==> flow/design.v <==
`timescale 1ns / 1ps
module SoundBasic(clk,rst,buzzer,waves);
	input clk;
	input rst;
	output reg buzzer;
	output reg [8:0] waves;  
	parameter maxcnt = 100_000_000 / 500 / 2; 
	reg [20:0] cnt;
	always@(posedge clk)
		if(rst)begin
			cnt<=0;
			buzzer<=0;
			waves<=0;
		end
		else if(cnt<maxcnt)
			cnt<=cnt+1;
		else begin
			cnt<=0;
			buzzer<=~buzzer;
			waves<=waves+1;
		end
endmodule
module SoundCtrl(clk,rst,jumping,milestone,over,buzzer);
	input clk;
	input rst;
	input jumping,milestone,over;
	output reg buzzer;
	localparam silence = 0;  
	localparam jump = 1;
	localparam milestone1 = 2;
	localparam milestone2 = 3;
	localparam dead1 = 4;
	localparam dead0 = 5;
	localparam dead2 = 6;
	reg [2:0] state;
	reg hcrst,hgrst,lorst;
	wire [8:0] hcwaves,hgwaves,lowaves;
	wire hcbuz,hgbuz,lobuz;
	SoundBasic #(100_000_000/514/2) sbhc(clk,hcrst|rst,hcbuz,hcwaves);
	SoundBasic #(100_000_000/767/2) sbhg(clk,hgrst|rst,hgbuz,hgwaves);
	SoundBasic #(100_000_000/64/2) sblo(clk,lorst|rst,lobuz,lowaves);
	always@(posedge clk)begin  
		if(state==silence||state==dead0)
			buzzer<=0;
		else if(state==jump||state==milestone1)
			buzzer<=hcbuz;
		else if(state==milestone2)
			buzzer<=hgbuz;
		else if(state==dead1||state==dead2)
			buzzer<=lobuz;
	end
	reg oldjmp,oldmile,oldover;  
	always@(posedge clk)begin
		if(rst)begin
			state<=silence;
		end else
		if(state==jump)begin
			hcrst<=0;  
			if(hcwaves==38)
				state<=silence;
		end else
		if(state==milestone1)begin
			hcrst<=0;
			if(hcwaves==81)begin
				state<=milestone2;
				hgrst<=1;  
			end
		end else
		if(state==milestone2)begin
			hgrst<=0;
			if(hgwaves==342)
				state<=silence;
		end else
		if(state==dead1)begin
			if(lowaves==5)begin
				state<=dead0;
				lorst<=1;
			end else
				lorst<=0;
		end else
		if(state==dead0)begin
			if(lowaves==4)begin
				state<=dead2;
				lorst<=1;
			end else
				lorst<=0;
		end else
		if(state==dead2)begin
			lorst<=0;
			if(lowaves==10)
				state<=silence;
		end else
		if(!oldjmp&&jumping)begin
			state<=jump;
			hcrst<=1;  
		end else
		if(!oldmile&&milestone)begin
			state<=milestone1;
			hcrst<=1;
		end else
		if(!oldover&&over)begin
			state<=dead1;
			lorst<=1;
		end
		oldjmp<=jumping;
		oldmile<=milestone;
		oldover<=over;
	end
endmodule
==> From RTL to reports: SoundCtrl <==
What the tools print for SoundCtrl, step after step.
Lines are those of the file above, counted from 1.
Operators: Yosys type, input widths -> output width; for muxes data width and select width s.
Library cell names are shortened.
{ "inputs": {"design": "SoundCtrl", "clock": "clk", "library": "sky130hd", "lib_corner": "tt_025C_1v80"} }

==> Elaborated design <==
Source: Yosys, flattened and elaborated, memories not mapped. Widths are those after wreduce. Registers that Yosys merges into a memory's read port (data or address) are not register bits. Print and check cells do not count. Equal cells are merged and count once.
{ "op_classes": {"n_shift": 0, "n_addsub": 6, "n_cmp": 3, "logic": 13, "reduce_logical": 23, "n_eq": 25, "n_mux": 35, "multipliers": 0, "div_mod_pow": 0} }
{ "op_table": {"columns": ["op", "count"], "rows": [
  ["$add 21x1->21 const B", 3],
  ["$mux 3", 15],
  ["$add 9x1->9 const B", 3],
  ["$lt 21x16->1 const B", 1],
  ["$lt 21x17->1 const B", 1],
  ["$lt 21x20->1 const B", 1],
  ["$mux 1", 20],
  ["$eq 9x3->1 const B", 2],
  ["$reduce_and 7->1", 2],
  ["$ne 3x3->1 const B", 4],
  ["$not 1->1", 10],
  ["$eq 3x3->1 const B", 3],
  ["$eq 9x4->1 const B", 1],
  ["$eq 9x6->1 const B", 1],
  ["$eq 9x7->1 const B", 1],
  ["$eq 9x9->1 const B", 1],
  ["$reduce_bool 9->1", 1],
  ["$reduce_or 2->1", 4],
  ["$ne 4x4->1 const B", 2],
  ["$reduce_bool 4->1", 2],
  ["$ne 7x6->1 const B", 1],
  ["$eq 3x2->1 const B", 2],
  ["$ne 6x5->1 const B", 1],
  ["$reduce_and 6->1", 1],
  ["$ne 5x4->1 const B", 1],
  ["$ne 2x1->1 const B", 2],
  ["$ne 4x3->1 const B", 1],
  ["$reduce_and 4->1", 1]
]} }
Not listed: further kinds 9, cells in them 17.
{ "word_totals": {"wordCells": 122, "memories": 0, "mem_bits_rw": 0, "input_bits": 5, "clocked_rd_ports_x_width": 0, "register_bits": 103, "latch_bits": 0, "out_inout_bits": 1, "mem_bits_ro": 0} }

==> Longest topological paths <==
Longest topological path by Yosys (ltp), each cell counted once; first at word level (registers and memories cut), then after technology mapping (sequential cells cut; the memories' decode and read muxes count).
{ "logic_depth": {"word_depth": 11, "abc_area": 0, "depth_mapped": 7, "mapped_depth_nobuf": 7} }

==> Synthesis result <==
The flow's flattened synthesis, as Yosys stat reports it; memories are mapped. The netlist is that of the ABC_AREA named above (0 if unset); the other value can give another one.
{ "mapped": {"area_um2": 4606.9, "ffs": 107, "sequential_area_um2": 2172.1, "buffers": 12, "stdcells": 514} }
{ "types": {"columns": ["cell", "count", "area_total_um2"], "rows": [
  ["dfxtp_1", 104, 2.08E+03],
  ["nor2_1", 88, 330.317],
  ["xor2_1", 31, 271.51],
  ["xnor2_1", 28, 245.235],
  ["nand3_1", 42, 210.202],
  ["ha_1", 12, 150.144],
  ["nand2_1", 32, 120.115],
  ["a21oi_1", 20, 100.096],
  ["edfxtp_1", 3, 90.086],
  ["nand4_1", 12, 75.072],
  ["or3_1", 12, 75.072],
  ["and3_1", 11, 68.816],
  ["o21ai_0", 12, 60.058],
  ["inv_1", 14, 52.55],
  ["or4_1", 7, 52.55],
  ["nor3_1", 9, 45.043],
  ["and4_1", 5, 43.792],
  ["nor2b_1", 6, 37.536]
]} }
Not listed: further types 36, cells in them 66.
By module: a second synthesis without flattening, with its own total; a netlist apart from the flattened one above.
{ "unflattened": {"hier_cells": 511, "hier_area_um2": 4732.0} }
Rows give one instance, submodules left out.
{ "modules": {"columns": ["mod", "n_cells", "mod_area_um2", "instances", "seq_area_um2"], "rows": [
  ["SoundBasic (maxcnt=781250)", 149, 1395.1, 1, 620.6],
  ["SoundBasic (maxcnt=97276)", 142, 1302.5, 1, 620.6],
  ["SoundBasic (maxcnt=65189)", 139, 1262.5, 1, 620.6],
  ["SoundCtrl", 81, 772.0, 1, 310.3]
]} }

==> Timing after synthesis <==
OpenSTA on the mapped netlist: ideal clock, no wires. The path of least setup slack (recovery checks aside). Input and output delay are each 20% of the period. Register names are those of the netlist, which keeps one name where synthesis merged equal registers.
{ "synth_timing": {"path_kind": "register to register", "start": "register sblo.cnt[3]", "end": "register sblo.cnt[11]", "path_delay_ns": 1.705, "setup_slack_ns": 0.155, "tclk_ns": 1.86, "launch_ns": 0.000, "t_arrival_ns": 1.641, "t_required_ns": 1.796, "driving_pins": 7, "setup_ns": 0.064, "n_path_buf": 1, "synth_period_reached_ns": 1.705} }
"path_delay_ns" is the arrival time less input delay plus setup time.
"driving_pins" counts driving pins, that of a launching flip-flop among them; a cell with two outputs on the path counts twice.
"synth_period_reached_ns" = period - worst setup slack (recovery checks aside). The figure is calculated, with input and output delays left at 20% of the set period.
Between the ends stands the longest chain of elaborated cells between them, by number of cells; it is not shown to be the way that was timed. Of several equally long chains one is given.
Each line given opens the expression or statement behind the cell; cells for indexed reads and writes are added by Yosys, which also makes memories of some case tables.
At most two assigning lines are given for a register; there are more.
{ "synth_via": {"path_cell_list": "dfxtp_1 > or4_1 > o2111ai_2 > a21o_2 > nand2_4 > buf_6 > nor2_1", "elab_chain_cells": 3, "cone_cells": 4, "lines_between": 2, "classes_between": "1 x add/sub; 1 x compare; 1 x logic; 1 x reduce/logical"} }
{ "synth_rtl": {"columns": ["item", "line", "source"], "rows": [
  ["start: declaration", 8, "reg [20:0] cnt;"],
  ["start: assignment", 11, "cnt<=0;"],
  ["start: assignment", 16, "cnt<=cnt+1;"],
  ["$lt 21x20->1", 15, "else if(cnt<maxcnt)"],
  ["$not 1->1", null, null],
  ["$reduce_or 2->1", null, null],
  ["end: assignment", 16, null],
  ["end: assignment", 18, "cnt<=0;"],
  ["end: declaration", 8, null]
]} }

==> Worst path after layout <==
From the final timing report of flow run 2: the path of least setup slack in the routed layout; clock arrival at registers is part of the times.
{ "layout_timing": {"path_kind": "register to register", "start": "register sblo.cnt[3]", "end": "register sblo.cnt[10]", "n_path_buf": 0, "launch_ns": 0.34, "tclk_ns": 1.97, "setup_ns": 0.07, "t_arrival_ns": 2.09, "driving_pins": 6, "t_required_ns": 2.24, "setup_slack_ns": 0.15} }
Between the ends stands the longest chain of elaborated cells between them, by number of cells; it is not shown to be the way that was timed. Of several equally long chains one is given.
At most two assigning lines are given for a register; there are more.
{ "layout_via": {"path_cell_list": "dfxtp_1 > or4_4 > o2111ai_4 > a21o_4 > nand2_8 > nor2_1", "elab_chain_cells": 3, "cone_cells": 4, "lines_between": 2, "classes_between": "1 x add/sub; 1 x compare; 1 x logic; 1 x reduce/logical"} }
{ "layout_rtl": {"columns": ["item", "line", "source"], "rows": [
  ["start: declaration", 8, "reg [20:0] cnt;"],
  ["start: assignment", 11, "cnt<=0;"],
  ["start: assignment", 16, "cnt<=cnt+1;"],
  ["$lt 21x20->1", 15, "else if(cnt<maxcnt)"],
  ["$not 1->1", null, null],
  ["$reduce_or 2->1", null, null],
  ["end: assignment", 16, null],
  ["end: assignment", 18, "cnt<=0;"],
  ["end: declaration", 8, null]
]} }

==> runs of SoundCtrl <==
Measured data: module SoundCtrl, platform sky130hd, 2 stored runs of the flow under differing settings, order arbitrary. Input and output delays are each 20% of the period that was set; the output load is 0.01 pF.
"period_reached_ns": clock period set for the run, less the worst setup slack. It is reckoned from that one timing run; input and output delays stay at 20% of the period that was set.
"worst_path_ns": the worst setup path's part of the clock period (all of it between registers, 20% less for each end at a port) less its slack. A launch clock that arrives late makes it longer, a capture clock that arrives late makes it shorter.
"design_power_w" is the tool's figure for a default switching activity; nothing was simulated.
[
  {
    "run": "flow run 1",
    "settings": { "period_ns": 3.04, "CORE_UTILIZATION": 64, "CELL_PAD_IN_SITES_DETAIL_PLACEMENT": 2, "TNS_END_PERCENT": 80, "ABC_AREA": 0, "MAX_ROUTING_LAYER": "met4", "CAP_MARGIN": 20, "CORE_MARGIN": 2, "SLEW_MARGIN": 20 },
    "outcome": "stopped before the end: placement reported DPL-0033"
  },
  {
    "run": "flow run 2",
    "settings": { "period_ns": 1.97, "SETUP_SLACK_MARGIN": 0.06, "CAP_MARGIN": 20, "CORE_MARGIN": 2, "CORE_UTILIZATION": 40, "SLEW_MARGIN": 20 },
    "results": { "design_power_w": 0.004045, "stdcell_area_um2": 5330.1, "final_setup_ws_ns": 0.149, "period_reached_ns": 1.821, "design.die.area_um2": 12392.1, "setup_tns_ns": 0.000, "timing.hold.ws_ns": 0.464, "worst_path_ns": 1.82, "worst_setup_path_type": "register to register", "layout_utilization_pct": 47.1, "yosys.chip_area_um2": 4606.9 }
  }
]
