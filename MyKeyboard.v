==> flow/design.v <==
`timescale 1ns / 1ps
module MyKeyboard(clk,ps2_clk,ps2_data,key);
	input clk;
	input ps2_clk;
	input ps2_data;
	output [1:0] key;
	localparam NoKey=2'b00;
	localparam Up=2'b01;
	localparam Down=2'b10;
	localparam OtherKey=2'b11;
	wire ready,overflow;
	wire [7:0] raw_data;
	reg [7:0] last_raw,data;
	ps2_keyboard ps2(clk,1'b1,ps2_clk,ps2_data,1'b0,raw_data,ready,overflow);
	always@(posedge clk)begin
		if(ready&&raw_data!=8'he0)begin
			if(last_raw==8'hf0)
				data<=8'h00;
			else if(raw_data!=8'hf0)
				data<=raw_data;
			last_raw<=raw_data;
		end
	end
	assign key=(data==8'h00)?NoKey:
				  (data==8'h1d||data==8'h43||data==8'h75||data==8'h29)?Up:
				  (data==8'h1b||data==8'h42||data==8'h72)?Down:
				  OtherKey;
endmodule
`timescale 1ns / 1ps
module ps2_keyboard (input clk, clrn, ps2_clk, ps2_data, rdn, 
            output [7:0] data, 
            output ready,overflow);
  reg overflow;      
  reg [3:0] count;      
  reg [9:0] buffer;      
  reg [7:0] fifo[7:0];    
  reg [2:0] w_ptr, r_ptr;   
  reg [2:0] ps2_clk_sync;
  always @ (posedge clk) begin
    ps2_clk_sync <= {ps2_clk_sync[1:0],ps2_clk};
  end
  wire sampling = ps2_clk_sync[2] & ~ps2_clk_sync[1];
  always @ (posedge clk) begin
    if (clrn == 0) begin
        count <= 0;
        w_ptr <= 0;
        r_ptr <= 0;
        overflow <= 0;
    end else if (sampling) begin
        if (count == 4'd10) begin
            if ((buffer[0] == 0) &&    
               (ps2_data) &&      
               (~buffer[9:1])) begin    
                   fifo[w_ptr] <= buffer[8:1];    
                   w_ptr <= w_ptr + 3'b1;
                   overflow <= overflow |  (r_ptr == (w_ptr + 3'b1));
                          end  
                   count <= 0;  
            end else begin
                   buffer[count] <= ps2_data;    
                   count <= count + 3'b1;    
            end
        end
        if (!rdn && ready) begin
          r_ptr <= r_ptr + 3'b1;
          overflow <= 0;
        end
   end
	assign ready = (w_ptr != r_ptr);
	assign data = fifo[r_ptr];
endmodule
Step by step through the tools: MyKeyboard
What the tools print for MyKeyboard, step after step.
Line numbers count from 1 in the design file above.
{"block": "setup", "top": "MyKeyboard", "clk_port": "clk", "library": "sky130hd", "lib_corner": "tt_025C_1v80"}

After elaboration
Yosys after proc, flatten, opt, wreduce and memory -nomap, before mapping. Print and check cells are not counted. Equal cells are merged and count once.
Memory sizes are those after Yosys's memory passes, which may raise the word count (mostly to a power of two), join words into wider ones and drop unused or constant bits.
{"block": "op_classes", "eq_ne": 12, "n_addsub": 4, "reduce_and_logical": 13, "mux": 15, "n_shift": 2, "n_logic": 8}
{"block": "op_table", "cell": "8-bit by 7-bit equality test with 1-bit output (second input constant)", "n": 4}
{"block": "op_table", "cell": "8-bit two-way mux", "n": 4}
{"block": "op_table", "cell": "8-bit by 5-bit equality test with 1-bit output (second input constant)", "n": 2}
{"block": "op_table", "cell": "8-bit != test (second input constant)", "n": 2}
{"block": "op_table", "cell": "3-bit two-way mux", "n": 5}
{"block": "op_table", "cell": "1-bit by 5-bit variable shift with 10-bit output", "n": 1}
{"block": "op_table", "cell": "1-bit by 5-bit variable shift with 10-bit output (first input constant)", "n": 1}
{"block": "op_table", "cell": "10-bit AND", "n": 1}
{"block": "op_table", "cell": "10-bit bitwise OR", "n": 1}
{"block": "op_table", "cell": "10-bit inverter", "n": 1}
{"block": "op_table", "cell": "1-bit by 9-bit logical AND with 1-bit output", "n": 1}
{"block": "op_table", "cell": "9-bit inverter", "n": 1}
{"block": "op_table", "cell": "8-bit by 6-bit equality test with 1-bit output (second input constant)", "n": 1}
{"block": "op_table", "cell": "8-bit equality test (second input constant)", "n": 1}
{"block": "op_table", "cell": "8-bit logical NOT", "n": 1}
{"block": "op_table", "cell": "3-bit by 1-bit adder with 3-bit output (second input constant)", "n": 2}
{"block": "op_table", "cell": "1-bit logical OR", "n": 5}
{"block": "op_table", "cell": "4-bit negator with 5-bit output", "n": 1}
{"block": "op_table", "cell": "2-bit AND reduction", "n": 2}
{"block": "op_table", "cell": "4-bit by 1-bit adder with 4-bit output (second input constant)", "n": 1}
{"block": "op_table", "cell": "4-bit equality test (second input constant)", "n": 1}
{"block": "op_table", "cell": "2-bit two-way mux", "n": 2}
{"block": "op_table", "cell": "1-bit two-way mux", "n": 4}
{"block": "op_table", "cell": "1-bit inverter", "n": 3}
{"block": "op_table", "cell": "3-bit != test", "n": 1}
{"block": "op_table", "cell": "3-bit AND reduction", "n": 1}
{"block": "op_table", "cell": "1-bit logical AND", "n": 2}
{"block": "op_table", "cell": "2-bit nonzero test", "n": 1}
{"block": "op_table", "cell": "1-bit AND", "n": 1}
{"block": "word_totals", "wordCells": 62, "output_inout_bits": 2, "clocked_rd_ports_x_width": 8, "mem_count": 1, "regBits": 39, "mem_bits_rw": 64}
{"block": "mem_list", "name": "ps2.fifo", "words": 8, "word_bits": 8, "read_ports": 1, "write_ports": 1, "line": 36, "rtl": "reg [7:0] fifo[7:0];"}

Logic depth
Yosys ltp: most cells in a row. Word level: on the elaborated netlist, between registers, memories and ports. Mapped: between sequential cells and ports; inverters and the memories' decode and read muxes count.
{"block": "depth", "ltp_word": 6, "abc_area": 1, "ltp_mapped": 13, "depth_no_buf": 11}

Mapped cells and area
Source: synth_stat.txt of the flow (Yosys; design flattened, memories mapped). It holds for the ABC_AREA given above (unset counts as 0); a run with the other value may have another netlist.
Totals and module areas in this step are rounded.
{"block": "by_type", "cell_type": "sky130_fd_sc_hd__edfxtp_1", "n": 100, "area_total_um2": 3002.88}
{"block": "by_type", "cell_type": "sky130_fd_sc_hd__nand2_1", "n": 134, "area_total_um2": 502.982}
{"block": "by_type", "cell_type": "sky130_fd_sc_hd__inv_1", "n": 91, "area_total_um2": 341.578}
{"block": "by_type", "cell_type": "sky130_fd_sc_hd__nand3_1", "n": 61, "area_total_um2": 305.293}
{"block": "by_type", "cell_type": "sky130_fd_sc_hd__nor2_1", "n": 37, "area_total_um2": 138.883}
{"block": "by_type", "cell_type": "sky130_fd_sc_hd__dfxtp_1", "n": 6, "area_total_um2": 120.115}
{"block": "by_type", "cell_type": "sky130_fd_sc_hd__ha_1", "n": 7, "area_total_um2": 87.584}
{"block": "by_type", "cell_type": "sky130_fd_sc_hd__o21ai_0", "n": 14, "area_total_um2": 70.067}
{"block": "by_type", "cell_type": "sky130_fd_sc_hd__buf_6", "n": 4, "area_total_um2": 45.043}
{"block": "by_type", "cell_type": "sky130_fd_sc_hd__buf_4", "n": 5, "area_total_um2": 37.536}
{"block": "by_type", "cell_type": "sky130_fd_sc_hd__a21oi_1", "n": 7, "area_total_um2": 35.034}
{"block": "by_type", "cell_type": "sky130_fd_sc_hd__xnor2_1", "n": 3, "area_total_um2": 26.275}
{"block": "by_type", "cell_type": "sky130_fd_sc_hd__xor2_1", "n": 3, "area_total_um2": 26.275}
{"block": "by_type", "cell_type": "sky130_fd_sc_hd__nor4_1", "n": 4, "area_total_um2": 25.024}
{"block": "by_type", "cell_type": "sky130_fd_sc_hd__nand4_1", "n": 3, "area_total_um2": 18.768}
{"block": "by_type", "cell_type": "sky130_fd_sc_hd__xor2_2", "n": 1, "area_total_um2": 16.266}
{"block": "by_type", "cell_type": "sky130_fd_sc_hd__nor3_1", "n": 3, "area_total_um2": 15.014}
{"block": "by_type", "cell_type": "sky130_fd_sc_hd__inv_4", "n": 2, "area_total_um2": 12.512}
Not listed: further types 9, cells in them 11.
{"block": "mapped", "ffs": 106, "n_buf": 12, "seqArea_um2": 3123, "yosys_area_um2": 4893, "stdcells": 496}

Timing after synthesis
Path of least setup slack by OpenSTA after synthesis, without wires, with an ideal clock, recovery checks aside; 20% of the period is set as input and as output delay. Where synthesis merged equal registers, the netlist keeps one of their names.
{"block": "synth_path", "path_type": "register -> register", "startpoint": "register ps2.count[0]", "endpoint": "memory ps2.fifo[0][0]", "tclk_ns": 3.43, "path_stages": 9, "arrival_ns": 1.814, "launch_ns": 0.000, "required_time_ns": 3.060, "delay_ns": 2.184, "setup_slack_ns": 1.246, "synth_period_reached_ns": 2.184}
"delay_ns" = arrival - input delay + setup time.
"path_stages": output pins that drive a net of the path, with the launching flip-flop's if there is one; two outputs of one cell count as two.
"synth_period_reached_ns" is the clock period less the worst setup slack; recovery checks do not enter. This is arithmetic on one report: input and output delays are still those of the set period (20% each).
Between the ends stands the longest chain of elaborated cells between them, by number of cells; it is not shown to be the way that was timed. Of several equally long chains one is given.
A line is the first line of the expression or statement that the cell stems from. Yosys adds cells for indexed reads and writes and turns some case tables into memories.
A register here has more assigning lines than the two given.
Only ways into the end's enable, where the timed path ends, are counted here.
{"block": "synth_between", "path_cell_list": "sky130_fd_sc_hd__edfxtp_1 -> sky130_fd_sc_hd__inv_2 -> sky130_fd_sc_hd__ha_1 -> sky130_fd_sc_hd__nand3_1 -> sky130_fd_sc_hd__nor4_1 -> sky130_fd_sc_hd__o31ai_1 -> sky130_fd_sc_hd__inv_1 -> sky130_fd_sc_hd__nand2_1 -> sky130_fd_sc_hd__nor2_1", "elab_chain_cells": 3, "cells_between": 5, "cone_classes": "eq/ne (1); mux (4)"}
{"block": "synth_rtl", "item": "from (decl)", "line": 34, "rtl": "reg [3:0] count;"}
{"block": "synth_rtl", "item": "from (assign)", "line": 45, "rtl": "count <= 0;"}
{"block": "synth_rtl", "item": "from (assign)", "line": 61, "rtl": "count <= count + 3'b1;"}
{"block": "synth_rtl", "item": "4-bit equality test", "line": 50, "rtl": "if (count == 4'd10) begin"}
{"block": "synth_rtl", "item": "3-bit two-way mux", "line": 50}
{"block": "synth_rtl", "item": "3-bit two-way mux", "line": 49, "rtl": "end else if (sampling) begin"}
{"block": "synth_rtl", "item": "to (decl)", "line": 36, "rtl": "reg [7:0] fifo[7:0];"}

Worst path after layout
Path of least setup slack in the final report of stored run 1 (OpenROAD, finished layout, wires in). Where an end is a register, its clock arrival counts in the times.
{"block": "layout_path", "path_type": "input -> register", "startpoint": "input port ps2_data", "endpoint": "memory ps2.fifo[1][4]", "launch_ns": 0.94, "required_time_ns": 4.66, "tclk_ns": 4.69, "setup_slack_ns": 1.36, "path_stages": 7, "arrival_ns": 3.30}
Between the ends stands the longest chain of elaborated cells between them, by number of cells; it is not shown to be the way that was timed. Of several equally long chains one is given.
Only ways into the end's enable, where the timed path ends, are counted here.
{"block": "layout_between", "path_cell_list": "sky130_fd_sc_hd__clkdlybuf4s50_1 -> sky130_fd_sc_hd__inv_1 -> sky130_fd_sc_hd__nor4_1 -> sky130_fd_sc_hd__o31ai_1 -> sky130_fd_sc_hd__inv_1 -> sky130_fd_sc_hd__nand2_1 -> sky130_fd_sc_hd__nor2_1", "elab_chain_cells": 5, "cells_between": 8, "cone_classes": "mux (6); reduce/logical (2)"}
{"block": "layout_rtl", "item": "from (decl)", "line": 5, "rtl": "input ps2_data;"}
{"block": "layout_rtl", "item": "1-bit logical AND", "line": 51, "rtl": "if ((buffer[0] == 0) &&"}
{"block": "layout_rtl", "item": "1-bit by 9-bit logical AND with 1-bit output", "line": 51}
{"block": "layout_rtl", "item": "3-bit two-way mux", "line": 51}
{"block": "layout_rtl", "item": "3-bit two-way mux", "line": 50, "rtl": "if (count == 4'd10) begin"}
{"block": "layout_rtl", "item": "3-bit two-way mux", "line": 49, "rtl": "end else if (sampling) begin"}
{"block": "layout_rtl", "item": "to (decl)", "line": 36, "rtl": "reg [7:0] fifo[7:0];"}

Data sheet: physical implementation of MyKeyboard

Top module MyKeyboard; platform sky130hd; tools Yosys and OpenROAD; 2 stored runs in no particular order. Input and output delays are each 20% of the period that was set; the output load is 0.01 pF.
"achievedPeriod_ns" means the clock period less the worst setup slack. The figure is calculated, with input and output delays left at 20% of the set period.
"worst_path_allowed_less_slack_ns" = time allowed to the worst setup path (clock period - input delay - output delay, where it has them) - its slack; a late launch clock adds to it, a late capture clock takes from it.
"power_mw" rests on the timing tool's default activity at the inputs, not on a simulated workload.
Measured values are rounded.

{"run": "stored run 1", "settings": { "period_ns": 4.69, "CORE_UTILIZATION": 44, "SETUP_SLACK_MARGIN": -0.46, "PLACE_DENSITY": 0.87, "CORE_ASPECT_RATIO": 1.5, "CORE_MARGIN": 9, "TNS_END_PERCENT": 55, "ABC_AREA": 1, "GPL_TIMING_DRIVEN": 0, "GPL_ROUTABILITY_DRIVEN": 0, "SLEW_MARGIN": 0, "CAP_MARGIN": 20 }, "results": { "synthArea_um2": 4893, "dieArea_um2": 15320, "layout_stdcell_area_um2": 5390, "post_route_util_pct": 50.4, "setup_worst_slack_ns": 1.364, "tns_setup_ns": 0.000, "hold_worst_slack_ns": 0.328, "power_mw": 2.867, "achievedPeriod_ns": 3.326, "worst_path_allowed_less_slack_ns": 2.39, "path_kind": "input -> register" }}
{"run": "stored run 2", "settings": { "period_ns": 4.66, "CORE_UTILIZATION": 64, "PLACE_DENSITY": 0.79, "CORE_ASPECT_RATIO": 0.52, "CORE_MARGIN": 2, "CELL_PAD_IN_SITES_DETAIL_PLACEMENT": 1, "TNS_END_PERCENT": 30, "GPL_ROUTABILITY_DRIVEN": 0, "CAP_MARGIN": 15, "SLEW_MARGIN": 20 }, "results": { "synthArea_um2": 4559, "dieArea_um2": 7852, "layout_stdcell_area_um2": 5032, "post_route_util_pct": 72.3, "setup_worst_slack_ns": 1.137, "tns_setup_ns": 0.000, "hold_worst_slack_ns": 0.342, "power_mw": 2.826, "achievedPeriod_ns": 3.523, "worst_path_allowed_less_slack_ns": 2.59, "path_kind": "register -> output" }}
