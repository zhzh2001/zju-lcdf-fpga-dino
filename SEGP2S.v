==> flow/design.v <==
`timescale 1ns / 1ps
module SEGP2S(clk,num,SEGCLK,SEGCLR,SEGDT,SEGEN);
	input clk;
	input [63:0] num;
	output SEGCLK;
	output SEGCLR;
	output SEGDT;  
	output SEGEN;
	reg [64:0] shift = 0;
	reg [63:0] old_num = 0;
	wire moving = | shift[63:0];  
	assign SEGCLK = ~clk & moving;  
	assign SEGDT = shift[64];  
	assign SEGCLR = 1'b1;
	assign SEGEN = 1'b1;
	always@(posedge clk)begin
		old_num<=num;
		if(moving)
			shift={shift[63:0],1'b0};  
		else if(old_num!=num)
			shift={num,1'b1};  
	end
endmodule
# Reports on SEGP2S
# The steps from the RTL of SEGP2S to its reports follow in flow order.
# Lines are those of the file above, counted from 1.
# Operators: Yosys type, input widths -> output width; for muxes data width and select width s.
# Library cell names are shortened.
# A cell with -- has no value.
dict set report inputs {
  top {SEGP2S}
  clock_port {clk}
  library {sky130hd}
  corner {tt_025C_1v80}
}

# Word level
# Counts by Yosys on the flattened word-level netlist (proc, flatten, opt, wreduce; memories kept). Register bits leave out memories and registers merged into their read ports (data or address). Print and check cells are left out. Cells with the same type and inputs are merged into one.
dict set report bits {
  word_cells 10
  input_bits 65
  register_bits 129
  out_inout_bits 4
}
dict set report op_classes {
  n_reduce_logical 2
  muxes 2
  eq_ne 1
  bitwise 2
}
# cell count
set ops {}
lappend ops {{$mux 65} 2}
lappend ops {{$ne 64x64->1} 1}
lappend ops {{$reduce_or 64->1} 1}
lappend ops {{$reduce_bool 2->1} 1}
lappend ops {{$and 1x1->1} 1}
lappend ops {{$not 1->1} 1}

# Logic depth
# Depth = most cells in a row (Yosys ltp): at word level without a register or memory, in the mapped netlist without a sequential cell, where the memories' decode and read muxes count.
dict set report logic_depth {
  depth_word 3
  abc_area 0
  mapped_depth 7
  mapped_depth_nobuf 5
}

# Netlist
# Source: synth_stat.txt of the flow (Yosys; design flattened, memories mapped). It holds for the ABC_AREA given above (unset counts as 0); a run with the other value may have another netlist.
dict set report mapped {
  area_um2 4904.7
  ff_cells 129
  sequential_area_um2 3223.1
  cells 384
}
# cell count area_total_um2
set types {}
lappend types {edfxtp_1 64 1.92E+03}
lappend types {dfxtp_1 65 1.3E+03}
lappend types {xor2_1 64 560.538}
lappend types {o21bai_1 63 472.954}
lappend types {nand2_1 65 243.984}
lappend types {nor4_1 32 200.192}
lappend types {buf_4 10 75.072}
lappend types {nand4_1 8 50.048}
lappend types {buf_2 6 30.029}
lappend types {nor4_2 2 25.024}
lappend types {a21boi_0 1 7.507}
lappend types {o21ai_0 1 5.005}
lappend types {conb_1 1 3.754}
lappend types {inv_1 1 3.754}
lappend types {nor2_1 1 3.754}

Flow measurements of SEGP2S on sky130hd: 2 stored runs with different settings, listed in no order. Input and output delays are each 20% of the period that was set; the output load is 0.01 pF.
"power_total_uw" is the tool's figure for a default switching activity; nothing was simulated.

[flow] record 1: files
==> flow/run.sh <==
#!/bin/bash
# the make line also repeats the synthesis and layout settings of config.mk as NAME=value (left out here)
make -C /OpenROAD-flow-scripts/flow DESIGN_CONFIG=/design/flow/config.mk WORK_HOME=/design/flow/orfs CLKGATE_MAP_FILE= finish
==> flow/config.mk <==
export PLATFORM = sky130hd
export DESIGN_NAME = SEGP2S
export DESIGN_NICKNAME = SEGP2S
export VERILOG_FILES = /design/flow/design.v
export SDC_FILE = /design/flow/constraint.sdc
export NUM_CORES = 4
export LEC_CHECK = 0
export CAP_MARGIN = 35
export CELL_PAD_IN_SITES_GLOBAL_PLACEMENT = 0
export CORE_MARGIN = 2
export CORE_UTILIZATION = 60
export CTS_CLUSTER_DIAMETER = 156
export GPL_ROUTABILITY_DRIVEN = 1
export MAX_ROUTING_LAYER = met5
export SETUP_SLACK_MARGIN = 0.19
export SLEW_MARGIN = 5
export TNS_END_PERCENT = 70
==> flow/constraint.sdc <==
create_clock -name core_clock -period 3.71 [get_ports {clk}]
set_input_delay 0.7420 -clock core_clock [delete_from_list [all_inputs] [get_ports {clk}]]
set_output_delay 0.7420 -clock core_clock [all_outputs]
set_load 0.01 [all_outputs]

[flow] record 1: metrics
[metrics] setupTns_ns = 0.000
[metrics] dieArea_um2 = 8913.2
[metrics] timing.hold.ws_ns = 0.515
[metrics] layout_utilization_pct = 80.6
[metrics] power_total_uw = 3490
[metrics] setup_ws_ns = 0.606
[metrics] final_stdcell_area_um2 = 6292.3
[metrics] synthesis_area_um2 = 4904.7

[flow] record 2: files
==> flow/run.sh <==
#!/bin/bash
# the make line also repeats the synthesis and layout settings of config.mk as NAME=value (left out here)
make -C /OpenROAD-flow-scripts/flow DESIGN_CONFIG=/design/flow/config.mk WORK_HOME=/design/flow/orfs CLKGATE_MAP_FILE= finish
==> flow/config.mk <==
export PLATFORM = sky130hd
export DESIGN_NAME = SEGP2S
export DESIGN_NICKNAME = SEGP2S
export VERILOG_FILES = /design/flow/design.v
export SDC_FILE = /design/flow/constraint.sdc
export NUM_CORES = 4
export LEC_CHECK = 0
export CAP_MARGIN = 20
export CORE_MARGIN = 2
export CORE_UTILIZATION = 20
export SLEW_MARGIN = 20
==> flow/constraint.sdc <==
create_clock -name core_clock -period 4.38 [get_ports {clk}]
set_input_delay 0.8760 -clock core_clock [delete_from_list [all_inputs] [get_ports {clk}]]
set_output_delay 0.8760 -clock core_clock [all_outputs]
set_load 0.01 [all_outputs]

[flow] record 2: metrics
[metrics] setupTns_ns = 0.000
[metrics] dieArea_um2 = 25792.4
[metrics] timing.hold.ws_ns = 0.491
[metrics] layout_utilization_pct = 27.2
[metrics] power_total_uw = 2959
[metrics] setup_ws_ns = 0.406
[metrics] final_stdcell_area_um2 = 6573.8
[metrics] synthesis_area_um2 = 4904.7
